==> flow/design.v <==
module my_register(i_reg0, i_reg1, i_reg2, 
                   o_data0, o_data1, i_data2, 
                   i_clk, i_rsn);
    input wire [3:0] i_reg0;
    input wire [3:0] i_reg1;
    input wire [3:0] i_reg2;
    output reg signed [9:0] o_data0;
    output reg signed [9:0] o_data1;
    input wire signed [9:0] i_data2;
    input wire i_clk;
    input wire i_rsn;
    reg [9:0] RRR [1:12];  
    integer iter;
    always @(*) begin
        o_data0 <= ((i_reg0 > 0) & (i_reg0 <= 12)) ? RRR[i_reg0] : 0;  
        o_data1 <= ((i_reg1 > 0) & (i_reg1 <= 12)) ? RRR[i_reg1] : 0;
    end
    always @(posedge i_clk, negedge i_rsn) begin
        if (!i_rsn) begin
            for ( iter = 1; iter <= 12; iter = iter + 1)  
                RRR[iter] = 0;
        end else if((i_reg2 > 0) & (i_reg2 <= 12)) begin
            RRR[i_reg2] = i_data2;
        end
    end
endmodule
# == From RTL to reports: my_register ==
# Tool output for the design above, in the order of the flow.
# Lines are those of the file above, counted from 1.
# Cell names lack the library's common part.
# The mark n/a stands for no value.
# setup
top,my_register
clock,i_clk
cell_library,sky130hd
pvt_corner,tt_025C_1v80

# == Elaborated design ==
# Source: Yosys, flattened and elaborated. Widths are those after wreduce. Registers that Yosys merges into a memory's read port (data or address) are not register bits. Print and check cells do not count. Equal cells are merged and count once.
# bits
inputBits,24
regBits,130
out_inout_bits,20
wordCells,78
# classes
n_logic,3
n_mux,4
eq_ne,36
compare,6
reduce_and_logical,16
# ops
operator,n
10-bit parallel mux with 13-bit select,2
4-bit equality test with constant B,15
4-bit by 3-bit equality test with 1-bit output with constant B,12
2-bit AND reduction,12
4-bit by 2-bit equality test with 1-bit output with constant B,6
10-bit 2-to-1 mux,2
4-bit by 1-bit > comparator with 1-bit output with constant B,3
4-bit by 1-bit equality test with 1-bit output with constant B,3
4-bit <= comparator with constant B,3
4-bit logical NOT,3
1-bit AND,3
3-bit AND reduction,1

# == Longest topological paths ==
# Depth = most cells in a row (Yosys ltp): at word level without a register or memory, in the mapped netlist without a sequential cell, where the memories' decode and read muxes count.
# logic_depth
depth_word,3
ABC_AREA,0
ltp_mapped,7
mapped_depth_nobuf,4

# == Synthesis result ==
# Yosys stat after the flow's synthesis: flattened, memories mapped to cells. It holds for the ABC_AREA given above (unset counts as 0); a run with the other value may have another netlist.
# The area totals of this step are shown rounded.
# types
type,n,type_area_um2
dfrtp_1,120,3002.88
mux2_2,138,1553.99
mux2i_1,22,220.211
a22oi_1,26,195.187
buf_2,30,150.144
a22o_1,14,122.618
a32oi_1,13,113.859
nor2b_1,18,112.608
nand2_1,23,86.333
nand3_1,17,85.082
nor3_4,5,81.328
a32o_1,8,80.077
a221oi_1,7,61.309
buf_6,5,56.304
nand2b_1,9,56.304
o22ai_1,9,56.304
a21oi_1,11,55.053
nor2_1,14,52.55
# Other cell types: 34; their cells: 101.
# mapped
yosys_area_um2,6870
buffers,51
cell_count,590
seqArea_um2,3000
flip_flops,120

# == Worst setup path after synthesis ==
# OpenSTA on the mapped netlist: ideal clock, no wires. The path of least setup slack (recovery checks aside). Input and output delay are each 20% of the period. Register names are those of the netlist, which keeps one name where synthesis merged equal registers.
# synth_path
path_kind,input-to-output
start,in i_reg1[1]
end,out o_data1[7]
clock_period_ps,2420
n_path_buf,2
launch_ps,484
in_delay_ps,484
driving_pins,6
t_required_ps,1936
delay_ps,1197
output_delay_ps,484
arrival_time_ps,1681
slack_ps,255
period_less_setup_slack_ps,2165
# "delay_ps" = arrival - input delay + setup time.
# At an output port there is no setup time.
# "driving_pins": output pins that drive a net of the path, with the launching flip-flop's if there is one; two outputs of one cell count as two.
# "period_less_setup_slack_ps" = period - worst setup slack (recovery checks aside). The figure is calculated, with input and output delays left at 20% of the set period.
# Between the ends stands the longest chain of elaborated cells between them, by number of cells; it is not shown to be the way that was timed. Of several equally long chains one is given.
# A line is the first line of the expression or statement that the cell stems from. Yosys adds cells for indexed reads and writes and turns some case tables into memories.
# synth_via
path_cell_list,buf_6 -> nor2b_4 -> buf_6 -> a32o_1 -> a22o_1 -> or3_1
elab_chain_len,3
cells_between,18
cone_lines,1
classes_between,2 x compare; 12 x eq/ne; 2 x mux; 1 x logic; 1 x reduce/logical
# synth_rtl
element,line,source
from (decl),5,input wire [3:0] i_reg1;
4-bit by 1-bit > comparator with 1-bit output,16,o_data1 <= ((i_reg1 > 0) & (i_reg1 <= 12)) ? RRR[i_reg1] : 0;
1-bit AND,16,
10-bit 2-to-1 mux,16,
to (decl),8,output reg signed [9:0] o_data1;

# == Timing after layout ==
# Path of least setup slack in the final report of run 1 (OpenROAD, finished layout, wires in). Where an end is a register, its clock arrival counts in the times.
# The path's times are printed in steps of 10 ps; the period is the one set.
# layout_path
path_kind,input-to-output
start,in i_reg0[0]
end,out o_data0[9]
output_delay_ps,500
in_delay_ps,500
n_path_buf,4
slack_ps,0
launch_ps,500
t_required_ps,1990
arrival_time_ps,1990
clock_period_ps,2490
driving_pins,8
# Between the ends stands the longest chain of elaborated cells between them, by number of cells; it is not shown to be the way that was timed. Of several equally long chains one is given.
# layout_via
path_cell_list,buf_4 -> buf_8 -> nor2b_4 -> buf_6 -> a32oi_1 -> o22ai_2 -> or4_4 -> buf_6
elab_chain_len,3
cells_between,18
cone_lines,1
classes_between,2 x compare; 12 x eq/ne; 2 x mux; 1 x logic; 1 x reduce/logical
# layout_rtl
element,line,source
from (decl),4,input wire [3:0] i_reg0;
4-bit by 1-bit > comparator with 1-bit output,15,o_data0 <= ((i_reg0 > 0) & (i_reg0 <= 12)) ? RRR[i_reg0] : 0;
1-bit AND,15,
10-bit 2-to-1 mux,15,
to (decl),7,output reg signed [9:0] o_data0;

# Flow measurements of my_register on sky130hd: 2 stored runs with different settings, listed in no order. Input and output delays are each 20% of the period that was set; the output load is 0.01 pF.
# "achieved_period_ps" = clock period - worst setup slack. The figure is calculated, with input and output delays left at 20% of the set period.
# By "worst_setup_path_time_ps" is meant the share of the clock period that the worst setup path is allowed (20% is reserved at inputs, 20% at outputs), minus its slack. Clock arrival times at its registers enter into it.
# "worst_setup_path_time_ps" is known to 10 ps.
# The measured numbers are rounded.
# Among the settings, n/a means not set for that run.
run,period_ns,CORE_UTILIZATION,SETUP_SLACK_MARGIN,PLACE_DENSITY_LB_ADDON,CELL_PAD_IN_SITES_DETAIL_PLACEMENT,GPL_TIMING_DRIVEN,GPL_ROUTABILITY_DRIVEN,CTS_CLUSTER_SIZE,CAP_MARGIN,MIN_ROUTING_LAYER,MAX_ROUTING_LAYER,CORE_MARGIN,SLEW_MARGIN,PLACE_DENSITY,CORE_ASPECT_RATIO,CELL_PAD_IN_SITES_GLOBAL_PLACEMENT,synthesis_area_um2,finalCellArea_um2,achieved_period_ps,design.die.area_um2,worst_setup_path_time_ps,critical_path_kind,final_setup_ws_ps,layout_utilization_frac
run 1,2.49,28,0.04,0.26,1,1,0,49,5,met1,met4,2,20,n/a,n/a,n/a,6870,9690,2489,25800,1490,input-to-output,1,0.401
run 2,2.83,18,-0.15,n/a,1,n/a,1,n/a,20,n/a,n/a,2,20,0.63,1.03,2,6870,9490,2914,39700,1780,input-to-output,-84,0.253
